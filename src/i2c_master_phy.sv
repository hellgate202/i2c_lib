==> flow/design.v <==
package i2c_master_pkg;
parameter bit [2 : 0] NOP   = 3'b000;
parameter bit [2 : 0] START = 3'b001;
parameter bit [2 : 0] STOP  = 3'b010;
parameter bit [2 : 0] READ  = 3'b011;
parameter bit [2 : 0] WRITE = 3'b100;
endpackage
package i2c_slave_pkg;
parameter bit [1 : 0] NOP   = 2'b00;
parameter bit [1 : 0] WRITE = 2'b01;
parameter bit [1 : 0] READ  = 2'b10;
endpackage
import i2c_master_pkg::*;
module i2c_master_phy#(
  parameter int SCL_FREQ = 400_000,
  parameter int CLK_FREQ = 100_000_000
)(
  input                clk_i,
  input                rst_i,
  input        [2 : 0] cmd_i,
  input                data_i,
  output logic         data_o,
  output logic         cmd_done_o,
  output logic         arb_lost_o,
  output logic         sda_err_o,
  output logic         scl_err_o,
  output logic         bus_busy_o,
  input                sda_i,
  output logic         sda_o,
  output logic         sda_oe,
  input                scl_i,
  output logic         scl_o,
  output logic         scl_oe
);
localparam int CLK_T            = 64'd1_000_000_000_000 / CLK_FREQ;
localparam int SCL_T            = 64'd1_000_000_000_000 / SCL_FREQ;
localparam int TICKS_PER_SCL_T  = SCL_T / CLK_T;
localparam int TICKS_PER_STATE  = TICKS_PER_SCL_T / 5;
localparam int TICKS_PER_SAMPLE = TICKS_PER_SCL_T / 16;
localparam int SMPL_CNT_WIDTH   = $clog2( TICKS_PER_SAMPLE );
localparam int STATE_CNT_WIDTH  = $clog2( TICKS_PER_STATE );
logic [1 : 0] mstb_sda, mstb_scl;
logic [2 : 0]                   spk_flt_sda, spk_flt_scl;
logic                           sda, scl;
logic                           sda_d, scl_d, scl_oe_d;
logic [SMPL_CNT_WIDTH - 1 : 0]  sample_cnt;
logic                           sample_lane;
logic [STATE_CNT_WIDTH - 1 : 0] state_cnt;
logic                           next_state_allowed;
logic                           scl_stretch;
logic                           scl_driven;
logic                           stop_req;
logic                           stop_detected;
logic                           start_detected;
assign sample_lane        = sample_cnt == TICKS_PER_SAMPLE;
assign next_state_allowed = state_cnt == TICKS_PER_STATE;
assign scl_o              = 1'b0;
assign sda_o              = 1'b0;
assign scl_driven         = scl_d && !scl && !scl_oe;
enum logic [4 : 0] { IDLE_S,
                     START_SDA_HIGH_S,
                     START_SCL_HIGH_S,
                     START_SDA_LOW_0_S,
                     START_SDA_LOW_1_S,
                     START_SCL_LOW_S,
                     STOP_SDA_LOW_S,
                     STOP_SCL_HIGH_0_S,
                     STOP_SCL_HIGH_1_S,
                     STOP_SDA_HIGH_S,
                     READ_SCL_LOW_0_S,
                     READ_SCL_HIGH_0_S,
                     READ_SCL_HIGH_1_S,
                     READ_SCL_LOW_1_S,
                     WRITE_SCL_LOW_0_S,
                     WRITE_SCL_HIGH_0_S,
                     WRITE_SCL_HIGH_1_S,
                     WRITE_SCL_LOW_1_S } state, next_state;
always_ff @( posedge clk_i, posedge rst_i )
  if( rst_i )
    state <= IDLE_S;
  else
    if( arb_lost_o || sda_err_o || scl_err_o )
      state <= IDLE_S;
    else
      if( next_state_allowed )
        state <= next_state;
always_comb
  begin
    next_state = state;
    case( state )
      IDLE_S:
        begin
          case( cmd_i )
            i2c_master_pkg::START: next_state = START_SDA_HIGH_S;
            i2c_master_pkg::STOP:  next_state = STOP_SDA_LOW_S;
            i2c_master_pkg::READ:  next_state = READ_SCL_LOW_0_S;
            i2c_master_pkg::WRITE: next_state = WRITE_SCL_LOW_0_S;
            default:               next_state = IDLE_S;
          endcase
        end
      START_SDA_HIGH_S:   next_state = START_SCL_HIGH_S;
      START_SCL_HIGH_S:   next_state = START_SDA_LOW_0_S;
      START_SDA_LOW_0_S:  next_state = START_SDA_LOW_1_S;
      START_SDA_LOW_1_S:  next_state = START_SCL_LOW_S;
      START_SCL_LOW_S:    next_state = IDLE_S;
      STOP_SDA_LOW_S:     next_state = STOP_SCL_HIGH_0_S;
      STOP_SCL_HIGH_0_S:  next_state = STOP_SCL_HIGH_1_S;
      STOP_SCL_HIGH_1_S:  next_state = STOP_SDA_HIGH_S;
      STOP_SDA_HIGH_S:    next_state = IDLE_S;
      READ_SCL_LOW_0_S:   next_state = READ_SCL_HIGH_0_S;
      READ_SCL_HIGH_0_S:  next_state = READ_SCL_HIGH_1_S;
      READ_SCL_HIGH_1_S:  next_state = READ_SCL_LOW_1_S;
      READ_SCL_LOW_1_S:   next_state = IDLE_S;
      WRITE_SCL_LOW_0_S:  next_state = WRITE_SCL_HIGH_0_S;
      WRITE_SCL_HIGH_0_S: next_state = WRITE_SCL_HIGH_1_S;
      WRITE_SCL_HIGH_1_S: next_state = WRITE_SCL_LOW_1_S;
      WRITE_SCL_LOW_1_S:  next_state = IDLE_S;
    endcase
  end
assign cmd_done_o = state != IDLE_S && next_state == IDLE_S;
always_ff @( posedge clk_i, posedge rst_i )
  if( rst_i )
    begin
      mstb_sda <= '1;
      mstb_scl <= '1;
    end
  else
    begin
      mstb_sda <= { mstb_sda[0], sda_i };
      mstb_scl <= { mstb_scl[0], scl_i };
    end
always_ff @( posedge clk_i, posedge rst_i )
  if( rst_i )
    begin
      spk_flt_sda <= '1;
      spk_flt_scl <= '1;
    end
  else
    begin
      spk_flt_sda <= { spk_flt_sda[1 : 0], mstb_sda[1] };
      spk_flt_scl <= { spk_flt_scl[1 : 0], mstb_scl[1] };
    end
always_ff @( posedge clk_i, posedge rst_i )
  if( rst_i )
    begin
      sda <= 1'b1;
      scl <= 1'b1;
    end
  else
    if( sample_lane )
      begin
        sda <= ( ( spk_flt_sda[0] && spk_flt_sda[1] ) ||
                 ( spk_flt_sda[1] && spk_flt_sda[2] ) ||
                 ( spk_flt_sda[0] && spk_flt_sda[2] ) );
        scl <= ( ( spk_flt_scl[0] && spk_flt_scl[1] ) ||
                 ( spk_flt_scl[1] && spk_flt_scl[2] ) ||
                 ( spk_flt_scl[0] && spk_flt_scl[2] ) );
      end
always_ff @( posedge clk_i, posedge rst_i )
  if( rst_i )
    begin
      sda_d <= 1'b1;
      scl_d <= 1'b1;
    end
  else
    begin
      sda_d <= sda;
      scl_d <= scl;
    end
always_ff @( posedge clk_i, posedge rst_i )
  if( rst_i )
    sample_cnt <= '0;
  else
    if( sample_cnt == TICKS_PER_SAMPLE )
      sample_cnt <= '0;
    else
      sample_cnt <= sample_cnt + 1'b1;
always_ff @( posedge clk_i, posedge rst_i )
  if( rst_i )
    state_cnt <= '0;
  else
    if( state_cnt == TICKS_PER_STATE || scl_driven )
      state_cnt <= '0;
    else
      if( !scl_stretch )
        state_cnt <= state_cnt + 1'b1;
always_ff @( posedge clk_i, posedge rst_i )
  if( rst_i )
    scl_oe_d <= 1'b0;
  else
    scl_oe_d <= scl_oe;
always_ff @( posedge clk_i, posedge rst_i )
  if( rst_i )
    scl_stretch <= 1'b0;
  else
    if( !scl_oe && !scl_oe_d && !scl )
      scl_stretch <= 1'b1;
    else
      if( scl )
        scl_stretch <= 1'b0;
always_ff @( posedge clk_i, posedge rst_i )
  if( rst_i )
    stop_req <= 1'b0;
  else
    if( cmd_i == STOP && next_state_allowed )
      stop_req <= 1'b1;
    else
      if( state == STOP_SDA_HIGH_S && next_state_allowed )
        stop_req <= 1'b0;
always_ff @( posedge clk_i, posedge rst_i )
  if( rst_i )
    begin
      stop_detected  <= 1'b0;
      start_detected <= 1'b0;
    end
  else
    begin
      stop_detected  <= sda && !sda_d && scl;
      start_detected <= !sda && sda_d && scl;
    end
always_ff @( posedge clk_i, posedge rst_i )
  if( rst_i )
    arb_lost_o <= 1'b0;
  else
    if( ( !sda_oe && !sda && state == WRITE_SCL_HIGH_1_S ) ||
        ( stop_detected && !stop_req ) )
      arb_lost_o <= 1'b1;
    else
      arb_lost_o <= 1'b0;
always_ff @( posedge clk_i, posedge rst_i )
  if( rst_i )
    sda_err_o <= 1'b0;
  else
    if( ( state == START_SCL_LOW_S && sda ) ||
        ( state == WRITE_SCL_HIGH_1_S && sda_oe && sda ) )
      sda_err_o <= 1'b1;
    else
      sda_err_o <= 1'b0;
always_ff @( posedge clk_i, posedge rst_i )
  if( rst_i )
    scl_err_o <= 1'b0;
  else
    if( scl && ( state == READ_SCL_LOW_0_S || WRITE_SCL_LOW_0_S ) )
      scl_err_o <= 1'b1;
    else
      scl_err_o <= 1'b0;
always_ff @( posedge clk_i, posedge rst_i )
  if( rst_i )
    bus_busy_o <= 1'b0;
  else
    if( start_detected )
      bus_busy_o <= 1'b1;
    else
      if( stop_detected )
        bus_busy_o <= 1'b0;
always_ff @( posedge clk_i, posedge rst_i )
  if( rst_i )
    data_o <= 1'b0;
  else
    if( scl && !scl_d )
      data_o <= sda;
always_ff @( posedge clk_i, posedge rst_i )
  if( rst_i )
    sda_oe <= 1'b0;
  else
    case( state )
      START_SDA_HIGH_S:  sda_oe <= 1'b0;
      START_SDA_LOW_0_S: sda_oe <= 1'b1;
      STOP_SDA_LOW_S:    sda_oe <= 1'b1;
      STOP_SDA_HIGH_S:   sda_oe <= 1'b0;
      READ_SCL_LOW_0_S:  sda_oe <= 1'b0;
      WRITE_SCL_LOW_0_S: sda_oe <= !data_i;
      default;
    endcase
always_ff @( posedge clk_i, posedge rst_i )
  if( rst_i )
    scl_oe <= 1'b0;
  else
    case( state )
      START_SCL_HIGH_S:   scl_oe <= 1'b0;
      START_SCL_LOW_S:    scl_oe <= 1'b1;
      STOP_SCL_HIGH_0_S:  scl_oe <= 1'b0;
      READ_SCL_LOW_0_S:   scl_oe <= 1'b1;
      READ_SCL_HIGH_0_S:  scl_oe <= 1'b0;
      READ_SCL_LOW_1_S:   scl_oe <= 1'b1;
      WRITE_SCL_LOW_0_S:  scl_oe <= 1'b1;
      WRITE_SCL_HIGH_0_S: scl_oe <= 1'b0;
      WRITE_SCL_LOW_1_S:  scl_oe <= 1'b1;
      default;
    endcase
endmodule
Reports on i2c_master_phy. Tool output for the design above, in the order of the flow. Line numbers count from 1 in the design file above. Operators carry their Yosys type and port widths (W data, S select, Z words). Library cell names are shortened. Not given: --

Design top: i2c_master_phy. Clock port: clk_i. Standard-cell library: sky130hd. Corner: tt_025C_1v80.

After elaboration. Source: Yosys, flattened and elaborated, memories not mapped. Widths are those after wreduce. Registers that Yosys merges into a memory's read port (data or address) are not register bits. Print and check cells do not count. Equal cells are merged and count once.

For bits in registers the number is 41. Under output and inout bits stands 10. Elaborated cells: 125. The figure for input port bits is 8.

For equal/unequal tests the number is 24. Under reductions and logical operators stands 58. The figure for multiplexer cells is 18. The entry for add/subtract/negate cells reads 2.

Operators by type and width (count): $pmux W5 S15 (1); $eq A5 B4 Y1 const B (8); $logic_and A1 B1 Y1 (25); $eq A5 B3 Y1 const B (4); $pmux W4 S4 (1); $mux W6 (2); $reduce_bool A2 Y1 (5); $eq A5 B2 Y1 const B (2); $eq A5 B5 Y1 const B (2); $logic_not A5 Y1 (2); $mux W5 (2); $logic_or A1 B1 Y1 (9); $logic_not A1 Y1 (9); $mux W1 (9); $reduce_or A4 Y1 (2); $eq A3 B2 Y1 const B (2); $add A6 B1 Y6 const B (1); $eq A6 B6 Y1 const B (1); $logic_or A1 B5 Y1 const B (1); $eq A5 B1 Y1 const B (1); $reduce_bool A5 Y1 (1); $reduce_or A5 Y1 (1); $add A4 B1 Y4 const B (1); $eq A4 B4 Y1 const B (1); $mux W4 (1); $eq A3 B1 Y1 const B (1); $eq A3 B3 Y1 const B (1); $reduce_bool A3 Y1 (1).

Other operator kinds: 5; their cells: 5.

Longest topological paths. Yosys ltp: most cells in a row. Word level: on the elaborated netlist, between registers, memories and ports. Mapped: between sequential cells and ports; inverters and the memories' decode and read muxes count.

The entry for depth after elaboration reads 5. Under ABC_AREA stands 0. The entry for mapped depth reads 5. The figure for gate-level depth less buffers is 5.

After synthesis. Source: synth_stat.txt of the flow (Yosys; design flattened, memories mapped). It holds for the ABC_AREA given above (unset counts as 0); a run with the other value may have another netlist. Totals and module areas in this step are rounded.

For standard cells after synthesis the number is 168. For buffer cells the number is 8. For flip-flops the number is 41. Synthesis area: 0.001815 sq mm. The figure for sequential area is 0.001044 sq mm.

Cell types: dfrtp_1 (count 27, total area 675.648 sq um); dfstp_2 (count 14, total area 367.853 sq um); nor2_1 (count 20, total area 75.072 sq um); a31oi_1 (count 7, total area 43.792 sq um); xor2_1 (count 5, total area 43.792 sq um); inv_1 (count 11, total area 41.29 sq um); ha_1 (count 3, total area 37.536 sq um); nand3_1 (count 7, total area 35.034 sq um); xnor2_1 (count 4, total area 35.034 sq um); a21oi_1 (count 6, total area 30.029 sq um); nand2_1 (count 8, total area 30.029 sq um); o21ai_0 (count 6, total area 30.029 sq um); and3_1 (count 4, total area 25.024 sq um); buf_2 (count 5, total area 25.024 sq um); o211ai_1 (count 3, total area 22.522 sq um); or3_1 (count 3, total area 18.768 sq um); a2bb2oi_1 (count 2, total area 17.517 sq um); nor4b_1 (count 2, total area 17.517 sq um).

Not listed: further types 25, cells in them 31.

Timing after synthesis. OpenSTA on the mapped netlist: ideal clock, no wires. The path of least setup slack (recovery checks aside). Input and output delay are each 20% of the period. Register names are those of the netlist, which keeps one name where synthesis merged equal registers.

Kind: flip-flop to output port. From: register state[2]. To: output port cmd_done_o. For setup slack the number is 0.782 ns. Output delay: 0.470 ns. Under arrival time stands 1.098 ns. The figure for path delay is 1.098 ns. The entry for data required time reads 1.880 ns. For time at the first pin the number is 0.000 ns. Under clock period stands 2.35 ns. The entry for driving pins on the path reads 5. For path buffers the number is 1. The figure for period reached after synthesis is 1.568 ns.

"path delay" = arrival - input delay + setup time. A path that ends at an output port has no setup time. "driving pins on the path" counts driving pins, that of a launching flip-flop among them; a cell with two outputs on the path counts twice. "period reached after synthesis" = period - worst setup slack (recovery checks aside). The figure is calculated, with input and output delays left at 20% of the set period. Between the ends stands the longest chain of elaborated cells between them, by number of cells; it is not shown to be the way that was timed. Of several equally long chains one is given. Each line given opens the expression or statement behind the cell; cells for indexed reads and writes are added by Yosys, which also makes memories of some case tables. A register here has more assigning lines than the two given.

Path through: dfrtp_1 -> buf_2 -> nor2_1 -> xnor2_1 -> and3_1. Length of the longest elaborated chain: 5. The entry for elaborated cells between the ends (all ways) reads 23. Those cells by class: eq/ne (17); mux (1); reduce/logical (5).

Ends and longest elaborated chain, post-synthesis: from (decl) (line 77) `WRITE_SCL_LOW_1_S } state, next_state;`; from (assign) (line 80) `state <= IDLE_S;`; from (assign) (line 86) `state <= next_state;`; $eq A5 B4 Y1 (line 90) `case( state )`; $reduce_or A4 Y1; $pmux W5 S15 (line 90); $logic_not A5 Y1 (line 120) `assign cmd_done_o = state != IDLE_S && next_state == IDLE_S;`; $logic_and A1 B1 Y1 (line 120); to (decl) (line 23) `output logic         cmd_done_o,`.

Worst path after layout. From the final timing report of record 1: the path of least setup slack in the routed layout; clock arrival at registers is part of the times.

Kind: flip-flop to output port. From: register scl_oe. To: output port scl_oe. For setup slack the number is 0.07 ns. The entry for driving pins on the path reads 2. Under arrival time stands 1.35 ns. For path buffers the number is 1. Output delay: 0.35 ns. For time at the first pin the number is 0.36 ns. Under clock period stands 1.77 ns. The entry for data required time reads 1.42 ns.

A register here has more assigning lines than the two given.

Path through: dfrtp_2 -> clkdlybuf4s50_1. Length of the longest elaborated chain: 0. The entry for elaborated cells between the ends (all ways) reads 0. The entry for source lines of those cells reads 0.

Ends and longest elaborated chain, after layout: from (decl) (line 33) `output logic         scl_oe`; from (assign) (line 277) `scl_oe <= 1'b0;`; from (assign) (line 280) `START_SCL_HIGH_S:   scl_oe <= 1'b0;`; to (decl) (line 33).

==> runs of i2c_master_phy <==
Settings and measured results of 2 stored flow runs for module i2c_master_phy (sky130hd), not sorted in any way. The constraints put input and output delay at 20% of the set period each and load the outputs with 0.01 pF. "clock period reached" is the run's clock period less its worst setup slack. It is reckoned from that one timing run; input and output delays stay at 20% of the period that was set. "total power after layout" is the tool's figure for a default switching activity; nothing was simulated. Results are given in rounded form.

Files of record 1:
==> flow/run.sh <==
#!/bin/bash
# the make line also repeats the synthesis and layout settings of config.mk as NAME=value (left out here)
make -C /OpenROAD-flow-scripts/flow DESIGN_CONFIG=/design/flow/config.mk WORK_HOME=/design/flow/orfs CLKGATE_MAP_FILE= finish
==> flow/config.mk <==
export PLATFORM = sky130hd
export DESIGN_NAME = i2c_master_phy
export DESIGN_NICKNAME = i2c_master_phy
export VERILOG_FILES = /design/flow/design.v
export SDC_FILE = /design/flow/constraint.sdc
export NUM_CORES = 4
export LEC_CHECK = 0
export CAP_MARGIN = 20
export CORE_ASPECT_RATIO = 1.05
export CORE_MARGIN = 10
export CORE_UTILIZATION = 55
export CTS_CLUSTER_DIAMETER = 175
export CTS_CLUSTER_SIZE = 63
export GPL_ROUTABILITY_DRIVEN = 1
export HOLD_SLACK_MARGIN = 0.11
export PLACE_DENSITY_LB_ADDON = 0.05
export SLEW_MARGIN = 40
==> flow/constraint.sdc <==
create_clock -name core_clock -period 1.77 [get_ports {clk_i}]
set_input_delay 0.3540 -clock core_clock [delete_from_list [all_inputs] [get_ports {clk_i}]]
set_output_delay 0.3540 -clock core_clock [all_outputs]
set_load 0.01 [all_outputs]

Results of record 1. The measured sum of negative setup slack is 0.000 ns. The total power after layout comes to 2.208 mW. The worst setup slack after layout stands at 0.067 ns. For the overall die area the run shows 0.006 sq mm. The standard-cell area after routing stands at 0.00217 sq mm. The cell area after synthesis is 0.001815 sq mm. The clock period reached comes to 1.703 ns.

Files of record 2:
==> flow/run.sh <==
#!/bin/bash
# the make line also repeats the synthesis and layout settings of config.mk as NAME=value (left out here)
make -C /OpenROAD-flow-scripts/flow DESIGN_CONFIG=/design/flow/config.mk WORK_HOME=/design/flow/orfs CLKGATE_MAP_FILE= finish
==> flow/config.mk <==
export PLATFORM = sky130hd
export DESIGN_NAME = i2c_master_phy
export DESIGN_NICKNAME = i2c_master_phy
export VERILOG_FILES = /design/flow/design.v
export SDC_FILE = /design/flow/constraint.sdc
export NUM_CORES = 4
export LEC_CHECK = 0
export CAP_MARGIN = 20
export CORE_MARGIN = 2
export CORE_UTILIZATION = 40
export SETUP_SLACK_MARGIN = 0.17
export SLEW_MARGIN = 20
==> flow/constraint.sdc <==
create_clock -name core_clock -period 1.75 [get_ports {clk_i}]
set_input_delay 0.3500 -clock core_clock [delete_from_list [all_inputs] [get_ports {clk_i}]]
set_output_delay 0.3500 -clock core_clock [all_outputs]
set_load 0.01 [all_outputs]

Results of record 2. The clock period reached comes to 1.579 ns. The measured sum of negative setup slack is 0.000 ns. The cell area after synthesis is 0.001815 sq mm. For the overall die area the run shows 0.005094 sq mm. The standard-cell area after routing stands at 0.002247 sq mm. The worst setup slack after layout stands at 0.171 ns. The total power after layout comes to 2.342 mW.
