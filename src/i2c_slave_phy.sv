==> flow/design.v <==
package i2c_master_pkg;
parameter bit [2 : 0] NOP   = 3'b000;
parameter bit [2 : 0] START = 3'b001;
parameter bit [2 : 0] STOP  = 3'b010;
parameter bit [2 : 0] READ  = 3'b011;
parameter bit [2 : 0] WRITE = 3'b100;
endpackage
package i2c_slave_pkg;
parameter bit [1 : 0] NOP   = 2'b00;
parameter bit [1 : 0] WRITE = 2'b01;
parameter bit [1 : 0] READ  = 2'b10;
endpackage
import i2c_slave_pkg::*;
module i2c_slave_phy #(
  parameter int CLK_T = 10000
)(
  input          clk_i,
  input          rst_i,
  input          sda_i,
  output         sda_o,
  output         sda_oe,
  input          scl_i,
  input  [1 : 0] cmd_i,
  output         start_o,
  output         stop_o,
  output         data_o,
  input          data_i,
  output         cmd_done_o,
  output         ready_o
);
localparam int SPIKE_FILT_L    = 50000 / CLK_T;
localparam int DATA_HOLD_PS    = 300000;
localparam int DATA_HOLD_TICKS = DATA_HOLD_PS / CLK_T + 1;
localparam int CNT_W           = $clog2( DATA_HOLD_TICKS );
logic [1 : 0]                sda_mtstb;
logic [1 : 0]                scl_mtstb;
logic [SPIKE_FILT_L - 1 : 0] sda_filt_d;
logic [SPIKE_FILT_L - 1 : 0] scl_filt_d;
logic                        sda_filt, sda_filt_d1;
logic                        scl_filt, scl_filt_d1;
logic                        sda_posedge;
logic                        sda_negedge;
logic                        scl_posedge;
logic                        scl_negedge;
logic                        hold_cnt_en;
logic [CNT_W : 0]            hold_cnt;
logic                        rx_data_val;
logic                        wr_done;
logic                        write_in_progress;
always_ff @( posedge clk_i, posedge rst_i )
  if( rst_i )
    begin
      sda_mtstb <= '1;
      scl_mtstb <= '1;
    end
  else
    begin
      sda_mtstb <= { sda_mtstb[0], sda_i };
      scl_mtstb <= { scl_mtstb[0], scl_i };
    end
always_ff @( posedge clk_i, posedge rst_i )
  if( rst_i )
    begin
      sda_filt_d <= '1;
      scl_filt_d <= '1;
    end
  else
    begin
      sda_filt_d <= { sda_filt_d[SPIKE_FILT_L - 2 : 0], sda_mtstb[1] };
      scl_filt_d <= { scl_filt_d[SPIKE_FILT_L - 2 : 0], scl_mtstb[1] };
    end
always_ff @( posedge clk_i, posedge rst_i )
  if( rst_i )
    sda_filt <= '0;
  else
    if( &sda_filt_d )
      sda_filt <= 1'b1;
    else
      if( !( |sda_filt_d ) )
        sda_filt <= 1'b0;
always_ff @( posedge clk_i, posedge rst_i )
  if( rst_i )
    scl_filt <= '0;
  else
    if( &scl_filt_d )
      scl_filt <= 1'b1;
    else
      if( !( |scl_filt_d ) )
        scl_filt <= 1'b0;
always_ff @( posedge clk_i, posedge rst_i )
  if( rst_i )
    begin
      sda_filt_d1 <= 1'b1;
      scl_filt_d1 <= 1'b1;
    end
  else
    begin
      sda_filt_d1 <= sda_filt;
      scl_filt_d1 <= scl_filt;
    end
assign sda_posedge = sda_filt && !sda_filt_d1;
assign sda_negedge = !sda_filt && sda_filt_d1;
assign scl_posedge = scl_filt && !scl_filt_d1;
assign scl_negedge = !scl_filt && scl_filt_d1;
enum logic [2 : 0] { IDLE_S,
                     RD_WAIT_SCL_POSEDGE_S,
                     RD_WAIT_SCL_NEGEDGE_S,
                     WR_WAIT_SCL_POSEDGE_S,
                     WR_WAIT_SCL_NEGEDGE_S,
                     WR_WAIT_SDA_HOLD_S } state, next_state;
always_ff @( posedge clk_i, posedge rst_i )
  if( rst_i )
    state <= IDLE_S;
  else
    state <= next_state;
always_comb
  begin
    next_state = state;
    case( state )
      IDLE_S:
        begin
          if( cmd_i == READ )
            next_state = RD_WAIT_SCL_POSEDGE_S;
          else
            if( cmd_i == WRITE )
              next_state = WR_WAIT_SCL_POSEDGE_S;
        end
      RD_WAIT_SCL_POSEDGE_S:
        begin
          if( scl_posedge )
            next_state = RD_WAIT_SCL_NEGEDGE_S;
        end
      RD_WAIT_SCL_NEGEDGE_S:
        begin
          if( sda_posedge || sda_negedge || scl_negedge )
            next_state = IDLE_S;
        end
      WR_WAIT_SCL_POSEDGE_S:
        begin
          if( scl_posedge )
            next_state = WR_WAIT_SCL_NEGEDGE_S;
        end
      WR_WAIT_SCL_NEGEDGE_S:
        begin
          if( sda_posedge || sda_negedge )
            next_state = IDLE_S;
          else
            if( scl_negedge )
              next_state = WR_WAIT_SDA_HOLD_S;
        end
      WR_WAIT_SDA_HOLD_S:
        begin
          if( hold_cnt == DATA_HOLD_TICKS )
            next_state = IDLE_S;
        end
    endcase
  end
always_ff @( posedge clk_i, posedge rst_i )
  if( rst_i )
    hold_cnt <= '0;
  else
    if( !hold_cnt_en )
      hold_cnt <= '0;
    else
      hold_cnt <= hold_cnt + 1'b1;
always_ff @( posedge clk_i, posedge rst_i )
  if( rst_i )
    hold_cnt_en <= 1'b0;
  else
    if( state == WR_WAIT_SCL_NEGEDGE_S && scl_negedge )
      hold_cnt_en <= 1'b1;
    else
      if( hold_cnt == ( DATA_HOLD_TICKS[CNT_W : 0] - 1'b1 ) )
        hold_cnt_en <= 1'b0;
assign rx_data_val       = state == RD_WAIT_SCL_NEGEDGE_S && scl_negedge;
assign wr_done           = state == WR_WAIT_SDA_HOLD_S && hold_cnt == DATA_HOLD_TICKS[CNT_W : 0];
assign write_in_progress = state == WR_WAIT_SCL_NEGEDGE_S || state == WR_WAIT_SCL_POSEDGE_S || 
                           state == WR_WAIT_SDA_HOLD_S || state == IDLE_S && cmd_i == WRITE;
assign start_o    = scl_filt && sda_negedge;
assign stop_o     = scl_filt && sda_posedge;
assign ready_o    = state == IDLE_S;
assign cmd_done_o = rx_data_val || wr_done;
assign data_o     = sda_filt;
assign sda_o      = 1'b0;
assign sda_oe     = write_in_progress && !data_i;
endmodule
* Step by step through the tools: i2c_slave_phy
The steps from the RTL of i2c_slave_phy to its reports follow in flow order.
Line numbers count from 1 in the design file above.
Library cell names are shortened.
A cell with -- has no value.
- Top :: i2c_slave_phy
- Clock port :: clk_i
- Cell library :: sky130hd
- Library corner :: tt_025C_1v80

* Word level
Yosys after proc, flatten, opt, wreduce and memory -nomap, before mapping. Memory bits, and registers merged into a memory's read port (data or address), are not among the register bits. Print and check cells are not counted. Equal cells are merged and count once.
- Input bits :: 7
- Output and inout bits :: 7
- Elaborated cells :: 75
- Bits in registers :: 28
- $add $sub $neg :: 1
- Eq/ne operators :: 17
- Mux-type cells :: 16
- Reduce/logical cells :: 30
** Operators by type and width (count)
- two-way mux 3 bit :: 8
- case mux 3 bit (select 6 bit) :: 1
- != test 2 bit with constant B :: 6
- == test 6 x 5 -> 1 bit with constant B :: 2
- logical AND 1 bit :: 11
- AND reduction 5 bit :: 2
- OR reduction 5 bit :: 2
- AND reduction 7 bit :: 1
- logical OR 1 bit :: 6
- == test 3 x 2 -> 1 bit with constant B :: 2
- == test 3 bit with constant B :: 2
- != test 3 bit with constant B :: 2
- adder 6 x 1 -> 6 bit with constant B :: 1
- nonzero test 6 bit :: 1
- two-way mux 6 bit :: 1
- two-way mux 1 bit :: 6
- logical NOT 1 bit :: 5
- == test 3 x 1 -> 1 bit with constant B :: 1
- logical NOT 3 bit :: 1
- == test 2 x 1 -> 1 bit with constant B :: 1
- == test 2 bit with constant B :: 1
- nonzero test 2 bit :: 1

* Longest topological paths
Depth = most cells in a row (Yosys ltp): at word level without a register or memory, in the mapped netlist without a sequential cell, where the memories' decode and read muxes count.
- Depth in word-level cells :: 6
- ABC_AREA :: 0
- Gate-level depth with buffers :: 5
- Gate-level depth less buffers :: 5

* Synthesis result
Yosys stat after the flow's synthesis: flattened, memories mapped to cells. It holds for the ABC_AREA given above (unset counts as 0); a run with the other value may have another netlist.
The area totals of this step are shown rounded.
- Flip-flop cells :: 31
- Area of sequential cells :: 800 um2
- Mapped area :: 1200 um2
- Mapped cells :: 94
** Cell types
- dfstp_2 :: count 17, area in all 446.678 um2
- dfrtp_1 :: count 14, area in all 350.336 um2
- ha_1 :: count 6, area in all 75.072 um2
- inv_1 :: count 8, area in all 30.029 um2
- nand2_1 :: count 7, area in all 26.275 um2
- o21ai_0 :: count 4, area in all 20.019 um2
- and2_1 :: count 3, area in all 18.768 um2
- a22o_1 :: count 2, area in all 17.517 um2
- o2bb2ai_1 :: count 2, area in all 17.517 um2
- xnor2_1 :: count 2, area in all 17.517 um2
- a21oi_1 :: count 3, area in all 15.014 um2
- and2_2 :: count 2, area in all 15.014 um2
- nor2_1 :: count 4, area in all 15.014 um2
- or4_1 :: count 2, area in all 15.014 um2
- nor2b_1 :: count 2, area in all 12.512 um2
- a32o_2 :: count 1, area in all 11.261 um2
- a22o_2 :: count 1, area in all 10.01 um2
- a32o_1 :: count 1, area in all 10.01 um2
Not listed: further types 13, cells in them 13.

* Timing after synthesis
OpenSTA on the mapped netlist: ideal clock, no wires. The path of least setup slack (recovery checks aside). Input and output delay are each 20% of the period. Register names are those of the netlist, which keeps one name where synthesis merged equal registers.
- Path type :: register -> register
- Start point :: register hold_cnt[2]
- End point :: register state
- Arrival time :: 1130 ps
- Time at the first pin :: 0 ps
- Setup slack :: 38 ps
- Delay of the path :: 1212 ps
- Stages on the path :: 4
- Clock period :: 1250 ps
- Synthesis period reached :: 1212 ps
"delay of the path" = arrival - input delay + setup time.
"stages on the path" counts driving pins, that of a launching flip-flop among them; a cell with two outputs on the path counts twice.
"synthesis period reached" = period - worst setup slack (recovery checks aside). The figure is calculated, with input and output delays left at 20% of the set period.
An end named without its bit number is one bit of that signal or, where synthesis recoded a state register, one of its new flip-flops.
At most two assigning lines are given for a register; there are more.
- Cell sequence :: dfrtp_1 > and4b_1 > a32o_2 > or2_1
** Ends and longest elaborated chain, after synthesis
- start: declaration :: line 46 : logic [CNT_W : 0]            hold_cnt;
- start: assignment :: line 160 : hold_cnt <= '0;
- start: assignment :: line 165 : hold_cnt <= hold_cnt + 1'b1;
- end: assignment :: line 113 : state <= IDLE_S;
- end: assignment :: line 115 : state <= next_state;
- end: declaration :: line 110 : WR_WAIT_SDA_HOLD_S } state, next_state;
Chain of elaborated cells between the ends: none given.
Nets of the timed path that keep an RTL name, with a line that drives or declares them; the list need not be complete.
** Nets with RTL names, path after synthesis
- cmd_done_o :: line 182 : assign cmd_done_o = rx_data_val || wr_done;

* Worst path after layout
From the final timing report of stored run 1: the path of least setup slack in the routed layout; clock arrival at registers is part of the times.
The path's times are printed in steps of 10 ps; the period is the one set.
- Path type :: register -> output
- Start point :: register sda_filt_d1
- End point :: output stop_o
- Time at the first pin :: 280 ps
- External output delay :: 420 ps
- Clock period :: 2120 ps
- Stages on the path :: 5
- Arrival time :: 1460 ps
- Setup slack :: 240 ps
Between the ends stands the longest chain of elaborated cells between them, by number of cells; it is not shown to be the way that was timed. Of several equally long chains one is given.
Each line given opens the expression or statement behind the cell; cells for indexed reads and writes are added by Yosys, which also makes memories of some case tables.
- Cell sequence :: dfstp_2 > inv_1 > ha_1 > and2_2 > dlygate4sd2_1
- Length of the longest elaborated chain :: 3
- Elaborated cells between the ends (all ways) :: 3
- RTL lines with such cells :: 2
- Classes of those cells :: reduce/logical (3)
** Ends and longest elaborated chain, post-layout
- start: declaration :: line 39 : logic                        sda_filt, sda_filt_d1;
- start: assignment :: line 93 : sda_filt_d1 <= 1'b1;
- start: assignment :: line 98 : sda_filt_d1 <= sda_filt;
- logical NOT 1 bit :: line 101 : assign sda_posedge = sda_filt && !sda_filt_d1;
- logical AND 1 bit :: line 101
- logical AND 1 bit :: line 180 : assign stop_o     = scl_filt && sda_posedge;
- end: declaration :: line 25 : output         stop_o,

--- measured runs ---
Measured results for i2c_slave_phy: 2 stored runs of the Yosys and OpenROAD flow on sky130hd. The settings differ; the order carries no meaning. The constraints put input and output delay at 20% of the set period each and load the outputs with 0.01 pF.
"clock period reached" means the clock period less the worst setup slack. The figure is calculated, with input and output delays left at 20% of the set period.
"critical path time" means the part of the period allowed to the worst setup path (the constraints hold back 20% at inputs and 20% at outputs) less its slack; where the path has registers, the arrival times of their clocks count too.
"total power of the final layout": no workload was simulated; the value follows from the tool's default switching activity.
"critical path time" is known to 10 ps.
Values from the reports are rounded here.

* Stored run 1
** Files
==> flow/run.sh <==
#!/bin/bash
# the make line also repeats the synthesis and layout settings of config.mk as NAME=value (left out here)
make -C /OpenROAD-flow-scripts/flow DESIGN_CONFIG=/design/flow/config.mk WORK_HOME=/design/flow/orfs CLKGATE_MAP_FILE= finish
==> flow/config.mk <==
export PLATFORM = sky130hd
export DESIGN_NAME = i2c_slave_phy
export DESIGN_NICKNAME = i2c_slave_phy
export VERILOG_FILES = /design/flow/design.v
export SDC_FILE = /design/flow/constraint.sdc
export NUM_CORES = 4
export LEC_CHECK = 0
export ABC_AREA = 0
export CAP_MARGIN = 40
export CELL_PAD_IN_SITES_GLOBAL_PLACEMENT = 0
export CORE_ASPECT_RATIO = 0.65
export CORE_MARGIN = 2
export CORE_UTILIZATION = 30
export CTS_CLUSTER_DIAMETER = 238
export GPL_ROUTABILITY_DRIVEN = 1
export PLACE_DENSITY_LB_ADDON = 0.11
export SETUP_SLACK_MARGIN = 0.18
export SLEW_MARGIN = 20
==> flow/constraint.sdc <==
create_clock -name core_clock -period 2.12 [get_ports {clk_i}]
set_input_delay 0.4240 -clock core_clock [delete_from_list [all_inputs] [get_ports {clk_i}]]
set_output_delay 0.4240 -clock core_clock [all_outputs]
set_load 0.01 [all_outputs]
** Results
- Total power of the final layout :: 1.4 mW
- Critical path time :: 1,460 ps
- Worst setup path kind :: register -> output
- Yosys chip area after synthesis :: 1,200 um2
- Final utilization :: 0.4
- Area inside the die boundary :: 4,600 um2
- Clock period reached :: 1,880 ps
- Worst setup slack after layout :: 240 ps
- Summed negative setup slack :: 0 ps
- Standard-cell area after routing :: 1,600 um2

* Stored run 2
** Files
==> flow/run.sh <==
#!/bin/bash
# the make line also repeats the synthesis and layout settings of config.mk as NAME=value (left out here)
make -C /OpenROAD-flow-scripts/flow DESIGN_CONFIG=/design/flow/config.mk WORK_HOME=/design/flow/orfs CLKGATE_MAP_FILE= finish
==> flow/config.mk <==
export PLATFORM = sky130hd
export DESIGN_NAME = i2c_slave_phy
export DESIGN_NICKNAME = i2c_slave_phy
export VERILOG_FILES = /design/flow/design.v
export SDC_FILE = /design/flow/constraint.sdc
export NUM_CORES = 4
export LEC_CHECK = 0
export ABC_AREA = 1
export CAP_MARGIN = 5
export CELL_PAD_IN_SITES_DETAIL_PLACEMENT = 0
export CORE_MARGIN = 2
export CORE_UTILIZATION = 37
export CTS_CLUSTER_DIAMETER = 159
export GPL_ROUTABILITY_DRIVEN = 1
export MIN_ROUTING_LAYER = met2
export PLACE_DENSITY_LB_ADDON = 0.2
export SETUP_SLACK_MARGIN = 0.08
export SLEW_MARGIN = 0
==> flow/constraint.sdc <==
create_clock -name core_clock -period 0.886 [get_ports {clk_i}]
set_input_delay 0.1772 -clock core_clock [delete_from_list [all_inputs] [get_ports {clk_i}]]
set_output_delay 0.1772 -clock core_clock [all_outputs]
set_load 0.01 [all_outputs]
** Results
- Clock period reached :: 1,549 ps
- Critical path time :: 1,370 ps
- Worst setup path kind :: register -> output
- Area inside the die boundary :: 3,900 um2
- Final utilization :: 0.55
- Total power of the final layout :: 4.3 mW
- Worst setup slack after layout :: -660 ps
- Yosys chip area after synthesis :: 1,200 um2
- Summed negative setup slack :: -4,700 ps
- Standard-cell area after routing :: 1,800 um2
--- end ---
